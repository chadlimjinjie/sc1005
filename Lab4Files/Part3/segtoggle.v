==> flow/design.v <==
`timescale 1ns / 1ps
module segtoggle(
    input [3:0] a,
    input [3:0] b,
    input clk,
    input rst,
    input sel,
    output reg [6:0] seg_L,
    output reg [3:0] anode_L     
    );
	wire [1:0] seg7_clk;
    wire [7:0] x, res;
	reg [19:0] count;      
    reg [3:0] selnum;
    always@(posedge(clk))
	   if (rst)         
		  count <= 20'b0;
	   else
		  count <= count+1'b1;
	assign seg7_clk = count[19:18];	   
	assign x = (sel) ? {benchNo_10, benchNo_1} : res;
    always @ *          
    begin
        anode_L=4'b1111;        
        case (seg7_clk)    
            	2'd0 :  begin
                        anode_L=4'b1110;
                        selnum = x[3:0];
                    end
            	2'd1 :  begin
                        anode_L=4'b1101;
                        selnum = x[7:4];
                    end
            	2'd2 :  begin
                        anode_L=4'b1111;     
                        selnum = 4'd0;
                    end
            	2'd3 :  begin
                        anode_L=4'b1111;     
                        selnum = 4'd0;
                    end
        endcase
    end
    wire [3:0] benchNo_10 = 4'd0;   
    wire [3:0] benchNo_1 = 4'd0;    
endmodule
# Step by step through the tools: segtoggle
# The steps from the RTL of segtoggle to its reports follow in flow order.
# Line numbers count from 1 in the design file above.
# Operators carry their Yosys type and port widths (W data, S select, Z words).
# A cell with -- has no value.
# inputs
design,segtoggle
clk_port,clk
library,sky130hd
lib_corner,tt_025C_1v80

# Elaborated design
# Source: Yosys, flattened and elaborated, memories not mapped. Widths are those after wreduce; folded enables and synchronous resets count as part of the registers. Registers that Yosys merges into a memory's read port (data or address) are not register bits. Print and check cells do not count. Equal cells are merged and count once.
# bits
ff_bits,20
in_bits,11
# op_classes
n_addsub,1
n_eq,3
mux,1
reduce_and_logical,2
# ops
cell,count
$add A20 B1 Y20 const B,1
$pmux W4 S3,1
$eq A2 B2 Y1 const B,2
$eq A2 B1 Y1 const B,1
$logic_not A2 Y1,1
$reduce_or A2 Y1,1

# Logic depth
# Yosys ltp: most cells in a row. Word level: on the elaborated netlist, between registers, memories and ports. Mapped: between sequential cells and ports; inverters and the memories' decode and read muxes count.
# logic_depth
word_depth,3
abc_area,1
depth_mapped,8
mapped_depth_nobuf,8

# Netlist
# Source: synth_stat.txt of the flow (Yosys; design flattened, memories mapped). It holds for the ABC_AREA given above (unset counts as 0); a run with the other value may have another netlist.
# types
cell,count,area_total_um2
sky130_fd_sc_hd__dfxtp_1,20,400.384
sky130_fd_sc_hd__nand2_1,27,101.347
sky130_fd_sc_hd__nor2_1,23,86.333
sky130_fd_sc_hd__a21oi_1,15,75.072
sky130_fd_sc_hd__buf_4,9,67.565
sky130_fd_sc_hd__inv_1,18,67.565
sky130_fd_sc_hd__nand3_1,11,55.053
sky130_fd_sc_hd__nor2_4,4,45.043
sky130_fd_sc_hd__o21ai_0,6,30.029
sky130_fd_sc_hd__nand2_4,2,22.522
sky130_fd_sc_hd__and2_1,3,18.768
sky130_fd_sc_hd__nand4_1,3,18.768
sky130_fd_sc_hd__nor2_2,3,18.768
sky130_fd_sc_hd__ha_1,1,12.512
sky130_fd_sc_hd__o21ai_1,2,10.01
sky130_fd_sc_hd__xor2_1,1,8.758
sky130_fd_sc_hd__a211oi_1,1,7.507
sky130_fd_sc_hd__conb_1,2,7.507
# Not listed: further types 5, cells in them 5.
# synth_totals
cell_count,156
n_buf,10
area_um2,1082.3
seq_area_um2,400.4
ffs,20

# Path before layout
# OpenSTA on the mapped netlist: ideal clock, no wires. The path of least setup slack (recovery checks aside). Input and output delay are each 20% of the period. Register names are those of the netlist, which keeps one name where synthesis merged equal registers.
# synth_path
path_type,reg-to-reg
from,reg count[0]
to,reg count[18]
setup_time_ps,115
arrival_time_ps,1087
stages,9
delay_ps,1202
path_slack_ps,408
tclk_ps,1610
period_less_setup_slack_ps,1202
# "delay_ps" = arrival - input delay + setup time.
# "stages" counts driving pins, that of a launching flip-flop among them; a cell with two outputs on the path counts twice.
# "period_less_setup_slack_ps" = period - worst setup slack (recovery checks aside). The figure is calculated, with input and output delays left at 20% of the set period.
# Between the ends stands the longest chain of elaborated cells between them, by number of cells; it is not shown to be the way that was timed. Of several equally long chains one is given.
# Each line given opens the expression or statement behind the cell; cells for indexed reads and writes are added by Yosys, which also makes memories of some case tables.
# synth_between
path_cell_list,sky130_fd_sc_hd__dfxtp_1 > sky130_fd_sc_hd__ha_1 > sky130_fd_sc_hd__nand2_2 > sky130_fd_sc_hd__nor2_4 > sky130_fd_sc_hd__nand2_4 > sky130_fd_sc_hd__nor2_2 > sky130_fd_sc_hd__nand3_1 > sky130_fd_sc_hd__nand2_1 > sky130_fd_sc_hd__nor2_1
elab_chain_len,1
# synth_lines
item,line,source
"start, declared",13,reg [19:0] count;
"start, assigned",17,count <= 20'b0;
"start, assigned",19,count <= count+1'b1;
$add A20 B1 Y20,19,
"end, assigned",17,
"end, assigned",19,
"end, declared",13,

# Timing after layout
# Path of least setup slack in the final report of stored run 1 (OpenROAD, finished layout, wires in). Where an end is a register, its clock arrival counts in the times.
# The report prints the path's times to 10 ps; the period is as set.
# layout_path
path_type,reg-to-output
from,reg count[19]
to,out anode_L[1]
stages,4
out_delay_ps,470
arrival_time_ps,1260
tclk_ps,2370
path_slack_ps,640
# Between the ends stands the longest chain of elaborated cells between them, by number of cells; it is not shown to be the way that was timed. Of several equally long chains one is given.
# layout_between
path_cell_list,sky130_fd_sc_hd__dfxtp_1 > sky130_fd_sc_hd__inv_1 > sky130_fd_sc_hd__nand2_1 > sky130_fd_sc_hd__clkdlybuf4s50_1
elab_chain_len,3
# layout_lines
item,line,source
"start, declared",13,reg [19:0] count;
"start, assigned",17,count <= 20'b0;
"start, assigned",19,count <= count+1'b1;
$eq A2 B2 Y1,25,case (seg7_clk)
$reduce_or A2 Y1,--,
$pmux W4 S3,25,
"end, declared",9,output reg [3:0] anode_L

Memo
Re: implementation data of segtoggle

Measured data: module segtoggle, platform sky130hd, 2 stored runs of the flow under differing settings, order arbitrary. Input and output delays are each 20% of the period that was set; the output load is 0.01 pF.
"achievedPeriod_ps" = clock period - worst setup slack. The figure is calculated, with input and output delays left at 20% of the set period.
"worstPathTime_ps" is the time allowed to the run's worst setup path (the clock period less input and output delay, where it has them) less its slack. Clock arrival times count: a late capture clock shortens it, a late launch clock lengthens it.
"totalPower_uw": no workload was simulated; the value follows from the tool's default switching activity.
"worstPathTime_ps" is given in steps of 10 ps.

Stored run 1, flow files:
==> flow/run.sh <==
#!/bin/bash
# the make line also repeats the synthesis and layout settings of config.mk as NAME=value (left out here)
make -C /OpenROAD-flow-scripts/flow DESIGN_CONFIG=/design/flow/config.mk WORK_HOME=/design/flow/orfs CLKGATE_MAP_FILE= finish
==> flow/config.mk <==
export PLATFORM = sky130hd
export DESIGN_NAME = segtoggle
export DESIGN_NICKNAME = segtoggle
export VERILOG_FILES = /design/flow/design.v
export SDC_FILE = /design/flow/constraint.sdc
export NUM_CORES = 4
export LEC_CHECK = 0
export ABC_AREA = 1
export CAP_MARGIN = 20
export CELL_PAD_IN_SITES_DETAIL_PLACEMENT = 2
export CELL_PAD_IN_SITES_GLOBAL_PLACEMENT = 2
export CORE_ASPECT_RATIO = 1.18
export CORE_MARGIN = 2
export CORE_UTILIZATION = 23
export CTS_CLUSTER_SIZE = 29
export GPL_ROUTABILITY_DRIVEN = 0
export PLACE_DENSITY_LB_ADDON = 0.24
export SETUP_SLACK_MARGIN = 0.48
export SLEW_MARGIN = 20
export TNS_END_PERCENT = 25
==> flow/constraint.sdc <==
create_clock -name core_clock -period 2.37 [get_ports {clk}]
set_input_delay 0.4740 -clock core_clock [delete_from_list [all_inputs] [get_ports {clk}]]
set_output_delay 0.4740 -clock core_clock [all_outputs]
set_load 0.01 [all_outputs]

==> results of stored run 1, as CSV <==
result,value
achievedPeriod_ps,1732
stdcell_area_um2,1204.9
fin_ws_ps,638
setupTns_ps,0
worstPathTime_ps,1260
critical_path_kind,"reg-to-output"
die_um2,5272.3
worst_hold_slack_ps,464
ys_area_um2,1082.3
totalPower_uw,642.6
final_util_pct,26.2

Stored run 2, flow files:
==> flow/run.sh <==
#!/bin/bash
# the make line also repeats the synthesis and layout settings of config.mk as NAME=value (left out here)
make -C /OpenROAD-flow-scripts/flow DESIGN_CONFIG=/design/flow/config.mk WORK_HOME=/design/flow/orfs CLKGATE_MAP_FILE= finish
==> flow/config.mk <==
export PLATFORM = sky130hd
export DESIGN_NAME = segtoggle
export DESIGN_NICKNAME = segtoggle
export VERILOG_FILES = /design/flow/design.v
export SDC_FILE = /design/flow/constraint.sdc
export NUM_CORES = 4
export LEC_CHECK = 0
export ABC_AREA = 1
export CAP_MARGIN = 20
export CELL_PAD_IN_SITES_DETAIL_PLACEMENT = 0
export CELL_PAD_IN_SITES_GLOBAL_PLACEMENT = 3
export CORE_MARGIN = 2
export CORE_UTILIZATION = 39
export MIN_ROUTING_LAYER = met1
export PLACE_DENSITY_LB_ADDON = 0.21
export SLEW_MARGIN = 20
==> flow/constraint.sdc <==
create_clock -name core_clock -period 1.29 [get_ports {clk}]
set_input_delay 0.2580 -clock core_clock [delete_from_list [all_inputs] [get_ports {clk}]]
set_output_delay 0.2580 -clock core_clock [all_outputs]
set_load 0.01 [all_outputs]

Stored run 2: no results, placement failed with FLW-0024
